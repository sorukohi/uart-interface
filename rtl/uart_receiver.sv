==> flow/design.v <==
`timescale 1ns / 1ps
module uart_receiver #(
  parameter CLK_KHZ     = 100000,
  parameter BODS        = 9600,
  parameter DATA_AMOUNT = 8
) (
  input  logic                   clk_i,
  input  logic                   arst_i,
  input  logic                   rx_i,
  output logic                   valid_data_o,
  output logic [DATA_AMOUNT-1:0] data_o
); 
  localparam PERIOD_RX_STRB      = CLK_KHZ * 1000 / BODS;
  localparam HALF_PERIOD_RX_STRB = PERIOD_RX_STRB / 2;
  localparam W_CNT_RX_STRB       = $clog2(PERIOD_RX_STRB);
  logic [W_CNT_RX_STRB-1:0] cnt_rx_strb;
  logic                     rx_strb;
  logic                     first_rx_strb;
  localparam SERVICE_BITS    = 3;
  localparam W_UART_FRAME    = DATA_AMOUNT + SERVICE_BITS; 
  localparam W_CNT_DATA_BITS = $clog2(W_UART_FRAME);
  logic [W_CNT_DATA_BITS-1:0] cnt_data_bits;
  typedef enum logic [1:0] { 
    IDLE,
    PREP_START_BIT,
    TRANSFER
  } statement_e;
  statement_e state, nextstate;
  assign first_rx_strb = (cnt_rx_strb  == HALF_PERIOD_RX_STRB - 1) && (state == PREP_START_BIT);
  assign last_rx_strb  = (cnt_rx_strb  == HALF_PERIOD_RX_STRB - 1) && (cnt_data_bits == W_UART_FRAME - 1);
  assign rx_strb       = (cnt_rx_strb  == PERIOD_RX_STRB - 1) || first_rx_strb || last_rx_strb; 
  always@ (posedge clk_i or posedge arst_i) begin
    if (arst_i)                          cnt_rx_strb <= 'd0; 
    else if (rx_strb || (state == IDLE)) cnt_rx_strb <= 'd0;      
    else                                 cnt_rx_strb <= cnt_rx_strb + 'd1;   
  end
  assign frame_transfer_occuring = (state == TRANSFER);
  always_ff @(posedge clk_i or posedge arst_i) begin
    if (arst_i)                              cnt_data_bits <= 'd0;
    else if (rx_strb) begin
      if (cnt_data_bits == W_UART_FRAME - 1) cnt_data_bits <= 'd0;
      else if (frame_transfer_occuring)      cnt_data_bits <= cnt_data_bits + 'd1;           
    end
  end
  logic [W_UART_FRAME-1:0] uart_frame;
  always_ff @(posedge clk_i or posedge arst_i) begin
    if (arst_i)                              uart_frame <= '1;
    else if (rx_strb && (nextstate != IDLE)) uart_frame <= {rx_i, uart_frame[W_UART_FRAME-1: 1]};
  end
  always_ff @(posedge clk_i or posedge arst_i) begin
    if (arst_i)                                   state <= IDLE;
    else if ((state == IDLE && !rx_i) || rx_strb) state <= nextstate;
  end
  always_comb begin
    nextstate = state;
    case (state)
      IDLE           : if (!rx_i)                             nextstate = PREP_START_BIT;
      PREP_START_BIT : if (!rx_i)                             nextstate = TRANSFER;
                       else                                   nextstate = IDLE;
      TRANSFER       : if (cnt_data_bits == W_UART_FRAME - 1) nextstate = IDLE;
      default : nextstate = IDLE;
    endcase
  end
  assign data_o = uart_frame[W_UART_FRAME-3:1];
  logic rx_parity_bit;
  assign rx_parity_bit = ~^data_o;
  assign valid_data_o  = (state == IDLE) && (!uart_frame[0]) && (uart_frame[W_UART_FRAME-2] == rx_parity_bit) && (uart_frame[W_UART_FRAME-1]); 
endmodule
# From RTL to reports: uart_receiver
# Tool output for the design above, in the order of the flow.
# Line numbers count from 1 in the design file above.
# A cell with - has no value.
[setup]
design = "uart_receiver"
clock = "clk_i"
library = "sky130hd"
pvt_corner = "tt_025C_1v80"

# After elaboration
# Yosys after proc, flatten, opt, wreduce and memory -nomap, before mapping. Memory bits, and registers merged into a memory's read port (data or address), are not among the register bits. Print and check cells are not counted. Equal cells are merged and count once.
[word_totals]
regBits = 31
in_bits = 3
wordCells = 37
[classes]
n_addsub = 2
n_eq = 6
muxes = 7
reduce_logical = 18
[ops]
columns = ["op", "count"]
rows = [
  ["adder 14 x 1 -> 14 bit with constant B", 1],
  ["== test 14 x 13 -> 1 bit with constant B", 1],
  ["== test 14 bit with constant B", 1],
  ["two-way mux 14 bit", 1],
  ["XNOR reduction 8 bit", 1],
  ["two-way mux 4 bit", 2],
  ["logical AND 1 bit", 7],
  ["parallel mux 2 bit (select 3 bit)", 1],
  ["two-way mux 2 bit", 3],
  ["logical OR 1 bit", 4],
  ["nonzero test 2 bit", 2],
  ["adder 4 x 1 -> 4 bit with constant B", 1],
  ["== test 4 bit with constant B", 1],
  ["zero test 1 bit", 2],
  ["== test 2 x 1 -> 1 bit with constant B", 1],
  ["== test 2 bit with constant B", 1],
  ["zero test 2 bit", 1],
  ["AND reduction 2 bit", 1],
  ["== test 1 bit", 1],
]

# Longest topological paths
# Depth = most cells in a row (Yosys ltp): at word level without a register or memory, in the mapped netlist without a sequential cell, where the memories' decode and read muxes count.
[logic_depth]
word_depth = 6
abc_area = 0
ltp_mapped = 8
depth_no_buf = 6

# Netlist
# The flow's flattened synthesis, as Yosys stat reports it; memories are mapped. The netlist is that of the ABC_AREA named above (0 if unset); the other value can give another one.
# The area totals of this step are shown rounded.
[mapped]
mapped_cells = 159
synth_area_um2 = 1762
ff_cells = 32
[types]
columns = ["cell_type", "count", "type_area_um2"]
rows = [
  ["sky130_fd_sc_hd__dfrtp_1", 20, 500.48],
  ["sky130_fd_sc_hd__dfstp_2", 12, 315.302],
  ["sky130_fd_sc_hd__mux2_4", 10, 150.144],
  ["sky130_fd_sc_hd__xor2_1", 11, 96.342],
  ["sky130_fd_sc_hd__xnor2_1", 10, 87.584],
  ["sky130_fd_sc_hd__nor2_1", 20, 75.072],
  ["sky130_fd_sc_hd__buf_4", 9, 67.565],
  ["sky130_fd_sc_hd__nand4_1", 6, 37.536],
  ["sky130_fd_sc_hd__nand2_1", 9, 33.782],
  ["sky130_fd_sc_hd__and4_1", 3, 26.275],
  ["sky130_fd_sc_hd__and3_1", 4, 25.024],
  ["sky130_fd_sc_hd__ha_1", 2, 25.024],
  ["sky130_fd_sc_hd__buf_6", 2, 22.522],
  ["sky130_fd_sc_hd__inv_1", 6, 22.522],
  ["sky130_fd_sc_hd__mux2_2", 2, 22.522],
  ["sky130_fd_sc_hd__a221o_1", 2, 20.019],
  ["sky130_fd_sc_hd__nand3_1", 4, 20.019],
  ["sky130_fd_sc_hd__o21ai_0", 4, 20.019],
]
# Not listed: further types 20, cells in them 23.

# Path before layout
# OpenSTA on the mapped netlist: ideal clock, no wires. The path of least setup slack (recovery checks aside). Input and output delay are each 20% of the period. Register names are those of the netlist, which keeps one name where synthesis merged equal registers.
[synth_timing]
kind = "flip-flop to flip-flop"
startpoint = "reg cnt_rx_strb[0]"
endpoint = "reg state"
period_ns = 1.65
setup_time_ns = 0.126
launch_ns = 0.000
t_arrival_ns = 1.667
path_slack_ns = -0.143
delay_ns = 1.793
stages = 8
period_less_setup_slack_ns = 1.793
# "delay_ns" is the arrival time less input delay plus setup time.
# "stages" counts driving pins, that of a launching flip-flop among them; a cell with two outputs on the path counts twice.
# "period_less_setup_slack_ns" is the clock period less the worst setup slack; recovery checks do not enter. This is arithmetic on one report: input and output delays are still those of the set period (20% each).
# An end named without its bit number is one bit of that signal or, where synthesis recoded a state register, one of its new flip-flops.
# A register here has more assigning lines than the two given.
[synth_via]
path_cell_list = "sky130_fd_sc_hd__dfrtp_1 > sky130_fd_sc_hd__ha_1 > sky130_fd_sc_hd__and4_1 > sky130_fd_sc_hd__nand4_1 > sky130_fd_sc_hd__o21ai_4 > sky130_fd_sc_hd__nand2b_1 > sky130_fd_sc_hd__buf_4 > sky130_fd_sc_hd__a221o_1"
[synth_lines]
columns = ["item", "line", "source"]
rows = [
  ["start: declaration", 16, "logic [W_CNT_RX_STRB-1:0] cnt_rx_strb;"],
  ["start: assignment", 33, "if (arst_i)                          cnt_rx_strb <= 'd0;"],
  ["start: assignment", 35, "else                                 cnt_rx_strb <= cnt_rx_strb + 'd1;"],
  ["end: assignment", 51, "if (arst_i)                                   state <= IDLE;"],
  ["end: assignment", 52, "else if ((state == IDLE && !rx_i) || rx_strb) state <= nextstate;"],
  ["end: declaration", 28, "statement_e state, nextstate;"],
]
# Chain of elaborated cells between the ends: none given.

# Worst path after layout
# From the final timing report of run A: the path of least setup slack in the routed layout; clock arrival at registers is part of the times.
[layout_timing]
kind = "flip-flop to output port"
startpoint = "reg uart_frame[5]"
endpoint = "out valid_data_o"
period_ns = 2.19
output_delay_ns = 0.44
launch_ns = 0.28
t_arrival_ns = 1.62
path_slack_ns = 0.13
stages = 7
# The rows between start and end are the longest chain of elaborated cells between them; the timing report does not say that the signal goes this way. Where chains are equally long, one stands for them.
# Each line given opens the expression or statement behind the cell; cells for indexed reads and writes are added by Yosys, which also makes memories of some case tables.
[layout_via]
path_cell_list = "sky130_fd_sc_hd__dfstp_2 > sky130_fd_sc_hd__xnor2_2 > sky130_fd_sc_hd__xnor2_1 > sky130_fd_sc_hd__xnor2_1 > sky130_fd_sc_hd__xnor2_1 > sky130_fd_sc_hd__nor3_2 > sky130_fd_sc_hd__buf_2"
elab_chain_cells = 4
[layout_lines]
columns = ["item", "line", "source"]
rows = [
  ["start: declaration", 45, "logic [W_UART_FRAME-1:0] uart_frame;"],
  ["start: assignment", 47, "if (arst_i)                              uart_frame <= '1;"],
  ["start: assignment", 48, "else if (rx_strb && (nextstate != IDLE)) uart_frame <= {rx_i, uart_frame[W_UART_FRAME-1: 1]};"],
  ["XNOR reduction 8 bit", 66, "assign rx_parity_bit = ~^data_o;"],
  ["== test 1 bit", 67, "assign valid_data_o  = (state == IDLE) && (!uart_frame[0]) && (uart_frame[W_UART_FRAME-2] == rx_parity_bit) && ..."],
  ["logical AND 1 bit x2", 67, ""],
  ["end: declaration", 10, "output logic                   valid_data_o,"],
]

# Flow measurements of uart_receiver on sky130hd: 2 stored runs with different settings, listed in no order. Input and output delays are each 20% of the period that was set; the output load is 0.01 pF.
# "achieved_clock_period_ns" is the run's clock period less its worst setup slack. It is reckoned from that one timing run; input and output delays stay at 20% of the period that was set.
# "timing.worst_path_ns" is the time allowed to the run's worst setup path (the clock period less input and output delay, where it has them) less its slack. Clock arrival times count: a late capture clock shortens it, a late launch clock lengthens it.
# By "power_uw" is meant OpenSTA's value without simulated activity: inputs other than the clock are taken to toggle once in ten clock periods, and the tool carries that through the logic.
# The results are shown rounded.

[[run]]
name = "run A"
[run.settings]
period_ns = 2.19
SETUP_SLACK_MARGIN = 0.61
CAP_MARGIN = 20
CORE_MARGIN = 2
CORE_UTILIZATION = 40
SLEW_MARGIN = 20
[run.results]
synthArea_um2 = 1762
worst_setup_slack_ns = 0.133
final_setup_tns_ns = 0.000
final_die_area_um2 = 4951
power_uw = 1087
finalCellArea_um2 = 2321
finish.utilization_pct = 54.1
timing.worst_path_ns = 1.62
timing.worst_path_kind = "flip-flop to output port"
achieved_clock_period_ns = 2.057

[[run]]
name = "run B"
[run.settings]
period_ns = 1.28
CORE_UTILIZATION = 29
PLACE_DENSITY_LB_ADDON = 0.3
CELL_PAD_IN_SITES_DETAIL_PLACEMENT = 0
ABC_AREA = 0
GPL_TIMING_DRIVEN = 1
CTS_CLUSTER_SIZE = 71
CTS_CLUSTER_DIAMETER = 322
CAP_MARGIN = 20
CORE_MARGIN = 2
SLEW_MARGIN = 20
[run.results]
synthArea_um2 = 1762
worst_setup_slack_ns = -0.658
final_setup_tns_ns = -15.59
final_die_area_um2 = 6714
power_uw = 1801
finalCellArea_um2 = 2534
finish.utilization_pct = 43.0
timing.worst_path_ns = 1.68
timing.worst_path_kind = "flip-flop to output port"
achieved_clock_period_ns = 1.938
